==> flow/design.v <==
module xbar # (
	parameter DATA_TYPE = 16,
	parameter NUM_PES = 16,
	parameter INPUT_BW = 16,
	parameter LOG2_PES = 4) (
	clk,
	rst,
	i_data_bus,  
	i_mux_bus,  
	o_dist_bus  
);
	input clk;
	input rst;
	input [NUM_PES*DATA_TYPE-1 : 0] i_data_bus;
	input [LOG2_PES * NUM_PES -1 : 0] i_mux_bus;
	output reg [NUM_PES * DATA_TYPE -1 : 0] o_dist_bus;
	wire [NUM_PES * DATA_TYPE -1 : 0] w_dist_bus;
	genvar i;
	generate
		for (i=0; i < NUM_PES; i=i+1) begin : gen_out
			mux # (
				.DATA_TYPE(DATA_TYPE),
				.INPUT_BW(INPUT_BW),
				.SEL_SIZE(LOG2_PES)) my_mux (
				.i_data_bus(i_data_bus),
				.i_mux_sel(i_mux_bus[i*LOG2_PES+:LOG2_PES]),
				.o_dist(w_dist_bus[i*DATA_TYPE+:DATA_TYPE])
			);
		end
	endgenerate
	always @ (posedge clk or negedge rst) begin
		if (rst == 1'b0) begin
			o_dist_bus = 'd0;
		end else begin
			o_dist_bus = w_dist_bus;
		end
	end
endmodule
module mux # (
	parameter DATA_TYPE = 16,
	parameter INPUT_BW = 128,
	parameter SEL_SIZE = 7) (
	i_data_bus,
	i_mux_sel,
	o_dist
);
	input [INPUT_BW*DATA_TYPE-1 : 0] i_data_bus;
	input [SEL_SIZE-1 : 0] i_mux_sel;
	output reg [DATA_TYPE-1 : 0] o_dist;
	always @ (*) begin
		o_dist = i_data_bus[i_mux_sel*DATA_TYPE+:DATA_TYPE];
	end
endmodule
* From RTL to reports: xbar
The steps from the RTL of xbar to its reports follow in flow order.
Line numbers count from 1 in the design file above.
Cell names lack the library's common part.
The mark - stands for no value.
- Top :: xbar
- Clock port :: clk
- Library :: sky130hd
- Library corner :: tt_025C_1v80

* After elaboration
Source: Yosys, flattened and elaborated, memories not mapped. Widths are those after wreduce; folded enables and synchronous resets count as part of the registers. Registers that Yosys merges into a memory's read port (data or address) are not register bits. Print and check cells do not count. Equal cells are merged and count once.
- Flip-flop bits (word level) :: 256
- Output and inout port bits :: 256
- Input bits :: 322
- Elaborated cells :: 17
- Shift operators :: 16
** Operators with widths (number)
- 256-bit by 9-bit indexed select with 16-bit output :: 16

* Depth
Longest topological path by Yosys (ltp), each cell counted once; first at word level (registers and memories cut), then after technology mapping (sequential cells cut; the memories' decode and read muxes count).
- Depth after elaboration :: 1
- ABC_AREA :: 0
- Depth in mapped cells :: 5
- Depth with buffers taken out :: 3

* After synthesis
The flow's flattened synthesis, as Yosys stat reports it; memories are mapped. The netlist is that of the ABC_AREA named above (0 if unset); the other value can give another one.
The area totals of this step are shown rounded.
- Cells in the netlist :: 2704
- Buffers :: 592
- Chip area (Yosys) :: 38000 µm²
- Area of sequential cells :: 6410 µm²
- Flip-flops :: 256
** Cells by type
- mux4_2 :: number 948, total area 2.14E+04 µm²
- dfrtp_1 :: number 256, total area 6.41E+03 µm²
- a22oi_1 :: number 512, total area 3.84E+03 µm²
- mux4_1 :: number 66, total area 1.73E+03 µm²
- clkbuf_1 :: number 419, total area 1.57E+03 µm²
- nand2_1 :: number 256, total area 960.922 µm²
- buf_6 :: number 55, total area 619.344 µm²
- buf_4 :: number 46, total area 345.331 µm²
- buf_12 :: number 13, total area 260.25 µm²
- mux4_4 :: number 10, total area 250.24 µm²
- nor2b_1 :: number 32, total area 200.192 µm²
- buf_2 :: number 23, total area 115.11 µm²
- and2_1 :: number 16, total area 100.096 µm²
- buf_1 :: number 25, total area 93.84 µm²
- clkbuf_8 :: number 5, total area 68.816 µm²
- nor2_1 :: number 16, total area 60.058 µm²
- clkbuf_4 :: number 4, total area 30.029 µm²
- buf_8 :: number 1, total area 15.014 µm²
- clkbuf_2 :: number 1, total area 5.005 µm²
The figures by module come from a second, unflattened synthesis with its own total; it is not the netlist above.
- Cells (unflattened synthesis) :: 2448
- Area total of the unflattened synthesis :: 37300 µm²
Each row is one instance without its submodules.
** Modules
- mux :: area 1930 µm², cells 137, times used 16, sequential area 0.0 µm²
- xbar :: area 6410 µm², cells 256, times used 1, sequential area 6410 µm²

* Timing after synthesis
Source: OpenSTA report_checks on the synthesized netlist (no wires, ideal clock, input and output delay 20% of the period each), path of least setup slack; recovery checks are left aside. Register names are those of the netlist, which keeps one name where synthesis merged equal registers.
- Kind :: input port to flip-flop
- From :: input i_mux_bus[8]
- To :: register o_dist_bus[38]
- Launch time at the first pin :: 0.464 ns
- Setup time :: 0.124 ns
- Path slack :: 0.633 ns
- External input delay :: 0.464 ns
- Clock period :: 2.32 ns
- Required time :: 2.196 ns
- Path delay :: 1.223 ns
- Path buffers :: 2
- Stages :: 5
- Data arrival time :: 1.563 ns
- Synthesis period reached :: 1.687 ns
"path delay" = arrival - input delay + setup time.
"stages": output pins that drive a net of the path, with the launching flip-flop's if there is one; two outputs of one cell count as two.
"synthesis period reached" is the clock period less the worst setup slack; recovery checks do not enter. This is arithmetic on one report: input and output delays are still those of the set period (20% each).
The rows between start and end are the longest chain of elaborated cells between them; the timing report does not say that the signal goes this way. Where chains are equally long, one stands for them.
A line is the first line of the expression or statement that the cell stems from. Yosys adds cells for indexed reads and writes and turns some case tables into memories.
- Cells stage by stage :: buf_4 > buf_4 > mux4_2 > a22oi_1 > nand2_1
- Length of the longest elaborated chain :: 1
- Elaborated cells between the ends (all ways) :: 1
- Source lines of those cells :: 1
- Those cells by class :: shift: 1
** RTL lines, path after synthesis
- start: declaration :: RTL line 15 : input [LOG2_PES * NUM_PES -1 : 0] i_mux_bus;
- 256-bit by 9-bit indexed select with 16-bit output :: RTL line 51 : o_dist = i_data_bus[i_mux_sel*DATA_TYPE+:DATA_TYPE];
- end: assignment :: RTL line 33 : o_dist_bus = 'd0;
- end: assignment :: RTL line 35 : o_dist_bus = w_dist_bus;
- end: declaration :: RTL line 16 : output reg [NUM_PES * DATA_TYPE -1 : 0] o_dist_bus;

* Worst path after layout
Path of least setup slack in the final report of job 2 (OpenROAD, finished layout, wires in). Where an end is a register, its clock arrival counts in the times.
- Kind :: flip-flop to output port
- From :: register o_dist_bus[79]
- To :: output o_dist_bus[79]
- Clock period :: 2.07 ns
- Path buffers :: 1
- Launch time at the first pin :: 0.68 ns
- Stages :: 2
- Required time :: 1.66 ns
- Path slack :: 0.22 ns
- Data arrival time :: 1.44 ns
- Output delay :: 0.41 ns
- Cells stage by stage :: dfrtp_2 > buf_6
- Length of the longest elaborated chain :: 0
- Elaborated cells between the ends (all ways) :: 0
- Source lines of those cells :: 0
** RTL lines, path post-layout
- start: declaration :: RTL line 16 : output reg [NUM_PES * DATA_TYPE -1 : 0] o_dist_bus;
- start: assignment :: RTL line 33 : o_dist_bus = 'd0;
- start: assignment :: RTL line 35 : o_dist_bus = w_dist_bus;
- end: declaration :: RTL line 16

Memo
Re: implementation data of xbar

Top module xbar; platform sky130hd; tools Yosys and OpenROAD; 2 stored runs in no particular order. Input and output delays are each 20% of the period that was set; the output load is 0.01 pF.
"achieved clock period" is the run's clock period less its worst setup slack. It is reckoned from that one timing run; input and output delays stay at 20% of the period that was set.
"time used up by the worst setup path": the worst setup path's part of the clock period (all of it between registers, 20% less for each end at a port) less its slack. A launch clock that arrives late makes it longer, a capture clock that arrives late makes it shorter.
"power consumption" is the tool's figure for a default switching activity; nothing was simulated.
The measured numbers are rounded.

** Job 1
- Settings :: period_ns=2.32; CORE_UTILIZATION=44; SETUP_SLACK_MARGIN=-0.04; PLACE_DENSITY=0.51; HOLD_SLACK_MARGIN=0.29; CORE_ASPECT_RATIO=1.49; CORE_MARGIN=6; CELL_PAD_IN_SITES_GLOBAL_PLACEMENT=1; CELL_PAD_IN_SITES_DETAIL_PLACEMENT=2; TNS_END_PERCENT=70; GPL_ROUTABILITY_DRIVEN=1; CTS_CLUSTER_SIZE=28; MIN_ROUTING_LAYER=met1; CAP_MARGIN=20; SLEW_MARGIN=20
- Outcome :: not finished: routing ended with error ODB-0269

** Job 2
- Settings :: period_ns=2.07; CORE_UTILIZATION=22; SETUP_SLACK_MARGIN=0.55; PLACE_DENSITY_LB_ADDON=0.27; CORE_ASPECT_RATIO=1.39; CORE_MARGIN=6; ABC_AREA=0; GPL_TIMING_DRIVEN=1; SLEW_MARGIN=10; MIN_ROUTING_LAYER=met1; CAP_MARGIN=20
- Smallest setup slack :: 0.220 ns
- Time used up by the worst setup path :: 1.44 ns
- Critical path type :: flip-flop to output port
- Utilization :: 35.3%
- Total die area :: 183000 µm²
- Sum of negative setup slack :: 0.000 ns
- Power consumption :: 0.0307 W
- Area of the synthesized netlist :: 38000 µm²
- Achieved clock period :: 1.850 ns
